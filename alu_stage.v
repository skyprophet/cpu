==> flow/design.v <==
module alu_stage(clk, reset, idbus, exbus, ex_dst, ex_bypass);
  input clk, reset;
  input [105:0] idbus;
  output [73:0] exbus;
  output [4:0] ex_dst;
  output [32:0] ex_bypass;
  reg [32:0] ex_bypass;
  reg [73:0] exbus;
  reg [4:0] ex_dst;
  wire idbus_valid;
  wire [3:0] idbus_op;
  wire [4:0] idbus_dst;
  wire [31:0] idbus_r1;
  wire [31:0] idbus_r2;
  wire [31:0] idbus_imm;
  reg exbus_valid;
  reg [3:0] exbus_op;
  reg [4:0] exbus_dst;
  reg [31:0] exbus_res;
  reg [31:0] exbus_stval;
  assign idbus_valid = idbus[105];
  assign idbus_op = idbus[104:101];
  assign idbus_dst = idbus[100:96];
  assign idbus_r1 = idbus[95:64];
  assign idbus_r2 = idbus[63:32];
  assign idbus_imm = idbus[31:0];
  always @(*) begin
    if (idbus_valid)
      ex_dst <= idbus_dst;
    else
      ex_dst <= 0;
  end
  always @(*) begin
    exbus_valid <= 0;
    exbus_op <= 0;
    exbus_dst <= 0;
    exbus_res <= 32'h00000000;
    exbus_stval <= 32'h00000000;
    if (idbus_valid) begin
      exbus_valid <= 1'b1;
      exbus_op <= idbus_op;
      exbus_dst <= idbus_dst;
      case(idbus_op)
        4'b0001:begin
          exbus_res <= idbus_r1 + idbus_r2;
        end
        4'b0010:begin
          exbus_res <= idbus_r1 - idbus_r2;
        end
        4'b0011:begin
          exbus_res <= idbus_r1 * idbus_r2;
        end
        4'b0100:begin
          exbus_res <= idbus_r1 + idbus_imm;
        end
        4'b0101:begin
          exbus_res <= idbus_r1 - idbus_imm;
        end
        4'b0110:begin
          exbus_res <= idbus_r1 * idbus_imm;
        end
        4'b0111:begin
          exbus_res <= idbus_r1 << idbus_imm[3:0];
        end
        4'b1000:begin
          exbus_res <= idbus_r1 + idbus_imm;
        end
        4'b1001:begin
          exbus_res <= idbus_r2 + idbus_imm;
          exbus_stval <= idbus_r1;
        end
      endcase
    end
  end
  always @(posedge clk) begin
    if (reset)
      exbus <= 0;
    else begin
      exbus[73] <= exbus_valid;
      exbus[72:69] <= exbus_op;
      exbus[68:64] <= exbus_dst;
      exbus[63:32] <= exbus_res;
      exbus[31:0] <= exbus_stval;
      if ((exbus_op[3]==1'b0)) begin
        ex_bypass[31:0] <= exbus_res;
        ex_bypass[32] <= exbus_valid;
      end else begin 
        ex_bypass <= 0;
      end
    end
  end
endmodule
## From RTL to reports: alu_stage

What the tools print for alu_stage, step after step.
Line numbers count from 1 in the design file above.
Not given: --

| set-up | value |
|---|---|
| design top | alu_stage |
| clock input | clk |
| cell library | sky130hd |
| corner | tt_025C_1v80 |

## After elaboration

Source: Yosys, flattened and elaborated, memories not mapped. Widths are those after wreduce. Registers that Yosys merges into a memory's read port (data or address) are not register bits. Print and check cells do not count. Equal cells are merged and count once.

| storage and ports | value |
|---|---|
| register bits | 107 |
| input bits | 108 |
| output and inout port bits | 112 |
| elaborated cells | 35 |

| operators by class | value |
|---|---|
| add/subtract/negate cells | 5 |
| multiply operators | 2 |
| equal/unequal tests | 9 |
| shifts and indexed selects | 1 |
| mux-type cells | 5 |
| bitwise logic cells | 2 |
| reductions and logical operators | 3 |

Operator list:

| kind | number |
|---|---|
| multiplier 32 x 32 -> 32 bit | 2 |
| parallel mux 32 bit (select 8 bit) | 1 |
| adder 32 bit | 3 |
| subtractor 32 bit | 2 |
| left shift 32 x 4 -> 32 bit | 1 |
| 2-to-1 mux 32 bit | 1 |
| equality test 4 x 3 -> 1 bit (second input constant) | 4 |
| equality test 4 x 2 -> 1 bit (second input constant) | 2 |
| equality test 4 bit (second input constant) | 2 |
| 2-to-1 mux 5 bit | 1 |
| OR reduction 2 bit | 2 |
| equality test 4 x 1 -> 1 bit (second input constant) | 1 |
| 2-to-1 mux 4 bit | 1 |
| OR reduction 3 bit | 1 |
| inverter 1 bit | 2 |
| 2-to-1 mux 1 bit | 1 |

## Longest topological paths

Yosys ltp: most cells in a row. Word level: on the elaborated netlist, between registers, memories and ports. Mapped: between sequential cells and ports; inverters and the memories' decode and read muxes count.

| depth | value |
|---|---|
| depth after elaboration | 4 |
| ABC_AREA | 0 |
| gate-level depth with buffers | 29 |
| depth with buffers taken out | 27 |

## After synthesis

The flow's flattened synthesis, as Yosys stat reports it; memories are mapped. The netlist is that of the ABC_AREA named above (0 if unset); the other value can give another one.

Cells by type:

| cell type | number | area in all (µm²) |
|---|---|---|
| sky130_fd_sc_hd__fa_1 | 818 | 1.64E+04 |
| sky130_fd_sc_hd__ha_1 | 309 | 3.87E+03 |
| sky130_fd_sc_hd__and2_1 | 551 | 3.45E+03 |
| sky130_fd_sc_hd__inv_1 | 862 | 3.24E+03 |
| sky130_fd_sc_hd__nand2_1 | 628 | 2.36E+03 |
| sky130_fd_sc_hd__dfxtp_1 | 74 | 1.48E+03 |
| sky130_fd_sc_hd__xnor2_1 | 153 | 1.34E+03 |
| sky130_fd_sc_hd__clkbuf_1 | 289 | 1084.79 |
| sky130_fd_sc_hd__edfxtp_1 | 33 | 990.95 |
| sky130_fd_sc_hd__a21oi_1 | 113 | 565.542 |
| sky130_fd_sc_hd__o21ai_0 | 111 | 555.533 |
| sky130_fd_sc_hd__nor2_1 | 131 | 491.722 |
| sky130_fd_sc_hd__xor2_1 | 50 | 437.92 |
| sky130_fd_sc_hd__a21o_1 | 56 | 420.403 |
| sky130_fd_sc_hd__mux4_2 | 17 | 382.867 |
| sky130_fd_sc_hd__a221oi_1 | 37 | 324.061 |
| sky130_fd_sc_hd__and3_1 | 50 | 312.8 |
| sky130_fd_sc_hd__mux2_2 | 27 | 304.042 |

Not listed: further types 64, cells in them 462.

| synthesis totals | value |
|---|---|
| cell count | 4771 |
| synthesis area | 41363.4 µm² |
| area of sequential cells | 2472.4 µm² |
| mapped flip-flops | 107 |
| buffers | 303 |

## Path before layout

OpenSTA on the mapped netlist: ideal clock, no wires. The path of least setup slack (recovery checks aside). Input and output delay are each 20% of the period. Register names are those of the netlist, which keeps one name where synthesis merged equal registers.

| timing path post-synthesis | value |
|---|---|
| path kind | input to register |
| start | input port idbus[36] |
| end | register ex_bypass[29] |
| period | 15.9 ns |
| external input delay | 3.180 ns |
| library setup time | 0.266 ns |
| time at the first pin | 3.180 ns |
| data arrival time | 10.491 ns |
| required time | 15.634 ns |
| path slack | 5.143 ns |
| delay of the path | 7.577 ns |
| driving pins on the path | 27 |
| buffers on the path | 4 |
| synthesis period reached | 10.757 ns |

"delay of the path" is the arrival time less input delay plus setup time.
"driving pins on the path" counts driving pins, that of a launching flip-flop among them; a cell with two outputs on the path counts twice.
"synthesis period reached" is the clock period less the worst setup slack; recovery checks do not enter. This is arithmetic on one report: input and output delays are still those of the set period (20% each).
The rows between start and end are the longest chain of elaborated cells between them; the timing report does not say that the signal goes this way. Where chains are equally long, one stands for them.
Each line given opens the expression or statement behind the cell; cells for indexed reads and writes are added by Yosys, which also makes memories of some case tables.

| between the ends, post-synthesis | value |
|---|---|
| cell sequence | sky130_fd_sc_hd__clkbuf_1 sky130_fd_sc_hd__clkbuf_1 sky130_fd_sc_hd__buf_1 sky130_fd_sc_hd__nand2_1 sky130_fd_sc_hd__fa_1 sky130_fd_sc_hd__inv_1 sky130_fd_sc_hd__fa_1 sky130_fd_sc_hd__inv_1 sky130_fd_sc_hd__fa_1 sky130_fd_sc_hd__fa_1 sky130_fd_sc_hd__inv_1 sky130_fd_sc_hd__fa_1 sky130_fd_sc_hd__fa_1 sky130_fd_sc_hd__fa_1 sky130_fd_sc_hd__fa_1 sky130_fd_sc_hd__ha_1 sky130_fd_sc_hd__clkbuf_1 sky130_fd_sc_hd__a21oi_1 sky130_fd_sc_hd__o21ai_0 sky130_fd_sc_hd__or4_1 sky130_fd_sc_hd__o31ai_1 sky130_fd_sc_hd__o21ai_0 sky130_fd_sc_hd__a31oi_1 sky130_fd_sc_hd__xor2_1 sky130_fd_sc_hd__o221ai_1 sky130_fd_sc_hd__a211oi_1 sky130_fd_sc_hd__nor2_1 |
| length of the longest elaborated chain | 3 |
| elaborated cells on any way between the ends | 6 |
| source lines of those cells | 6 |
| those cells by class | add/sub (3); mul (1); mux (2) |

RTL lines, path post-synthesis:

| element | RTL line | RTL |
|---|---|---|
| start: declaration | 3 | `input [105:0] idbus;` |
| multiplier 32 x 32 -> 32 bit | 51 | `exbus_res <= idbus_r1 * idbus_r2;` |
| parallel mux 32 bit (select 8 bit) | 43 | `case(idbus_op)` |
| 2-to-1 mux 32 bit | 39 | `if (idbus_valid) begin` |
| end: assignment | 85 | `ex_bypass[31:0] <= exbus_res;` |
| end: assignment | 88 | `ex_bypass <= 0;` |
| end: declaration | 6 | `output [32:0] ex_bypass;` |

## Timing after layout

From the final timing report of flow run 1: the path of least setup slack in the routed layout; clock arrival at registers is part of the times.

| timing path post-layout | value |
|---|---|
| path kind | input to register |
| start | input port idbus[81] |
| end | register ex_bypass[29] |
| period | 11.4 ns |
| external input delay | 2.28 ns |
| library setup time | 0.24 ns |
| time at the first pin | 2.28 ns |
| data arrival time | 10.72 ns |
| required time | 11.56 ns |
| path slack | 0.84 ns |
| driving pins on the path | 24 |
| buffers on the path | 2 |

The rows between start and end are the longest chain of elaborated cells between them; the timing report does not say that the signal goes this way. Where chains are equally long, one stands for them.

| between the ends, post-layout | value |
|---|---|
| cell sequence | sky130_fd_sc_hd__clkdlybuf4s50_1 sky130_fd_sc_hd__buf_4 sky130_fd_sc_hd__and2_1 sky130_fd_sc_hd__fa_1 sky130_fd_sc_hd__inv_1 sky130_fd_sc_hd__fa_1 sky130_fd_sc_hd__fa_1 sky130_fd_sc_hd__fa_1 sky130_fd_sc_hd__inv_1 sky130_fd_sc_hd__fa_1 sky130_fd_sc_hd__fa_1 sky130_fd_sc_hd__fa_1 sky130_fd_sc_hd__fa_1 sky130_fd_sc_hd__ha_1 sky130_fd_sc_hd__a21o_1 sky130_fd_sc_hd__a21o_1 sky130_fd_sc_hd__a21o_1 sky130_fd_sc_hd__a221oi_1 sky130_fd_sc_hd__a2bb2oi_1 sky130_fd_sc_hd__o311ai_0 sky130_fd_sc_hd__o22a_1 sky130_fd_sc_hd__mux2i_1 sky130_fd_sc_hd__a211oi_1 sky130_fd_sc_hd__nor2_1 |
| length of the longest elaborated chain | 3 |
| elaborated cells on any way between the ends | 9 |
| those cells by class | add/sub (4); mul (2); shift (1); mux (2) |

RTL lines, path post-layout:

| element | RTL line | RTL |
|---|---|---|
| start: declaration | 3 | `input [105:0] idbus;` |
| multiplier 32 x 32 -> 32 bit | 60 | `exbus_res <= idbus_r1 * idbus_imm;` |
| parallel mux 32 bit (select 8 bit) | 43 | `case(idbus_op)` |
| 2-to-1 mux 32 bit | 39 | `if (idbus_valid) begin` |
| end: assignment | 85 | `ex_bypass[31:0] <= exbus_res;` |
| end: assignment | 88 | `ex_bypass <= 0;` |
| end: declaration | 6 | `output [32:0] ex_bypass;` |

Ticket comment

Top module alu_stage; platform sky130hd; tools Yosys and OpenROAD; 2 stored runs in no particular order. Input and output delays are each 20% of the period that was set; the output load is 0.01 pF.
"period achieved" = clock period - worst setup slack. The figure is calculated, with input and output delays left at 20% of the set period.
"critical path time" is the time allowed to the run's worst setup path (the clock period less input and output delay, where it has them) less its slack. Clock arrival times count: a late capture clock shortens it, a late launch clock lengthens it.
Among the settings, n/a means not set for that run.

| stored run | period_ns | CORE_UTILIZATION | PLACE_DENSITY | CORE_MARGIN | GPL_TIMING_DRIVEN | CAP_MARGIN | SLEW_MARGIN | MIN_ROUTING_LAYER | MAX_ROUTING_LAYER | SETUP_SLACK_MARGIN | CORE_ASPECT_RATIO | ABC_AREA | GPL_ROUTABILITY_DRIVEN | CTS_CLUSTER_SIZE | synthesis area (µm²) | total die area (µm²) | worst-case hold slack (ns) | critical path time (ns) | worst path kind | setup slack of the critical path (ns) | setup TNS (ns) | standard-cell area after routing (µm²) | period achieved (ns) | utilization after routing |
|---|---|---|---|---|---|---|---|---|---|---|---|---|---|---|---|---|---|---|---|---|---|---|---|---|
| flow run 1 | 11.4 | 49 | 0.79 | 4 | 1 | 25 | 10 | met1 | met4 | n/a | n/a | n/a | n/a | n/a | 41363.4 | 89126.1 | 2.469 | 8.28 | input to register | 0.839 | 0.000 | 45167.1 | 10.561 | 0.54 |
| flow run 2 | 11.3 | 18 | n/a | 2 | n/a | 20 | 20 | met2 | met4 | 1.7 | 1.33 | 1 | 1 | 45 | 44327.5 | 250292.0 | 2.395 | 7.26 | input to register | 1.778 | 0.000 | 52347.7 | 9.522 | 0.213 |
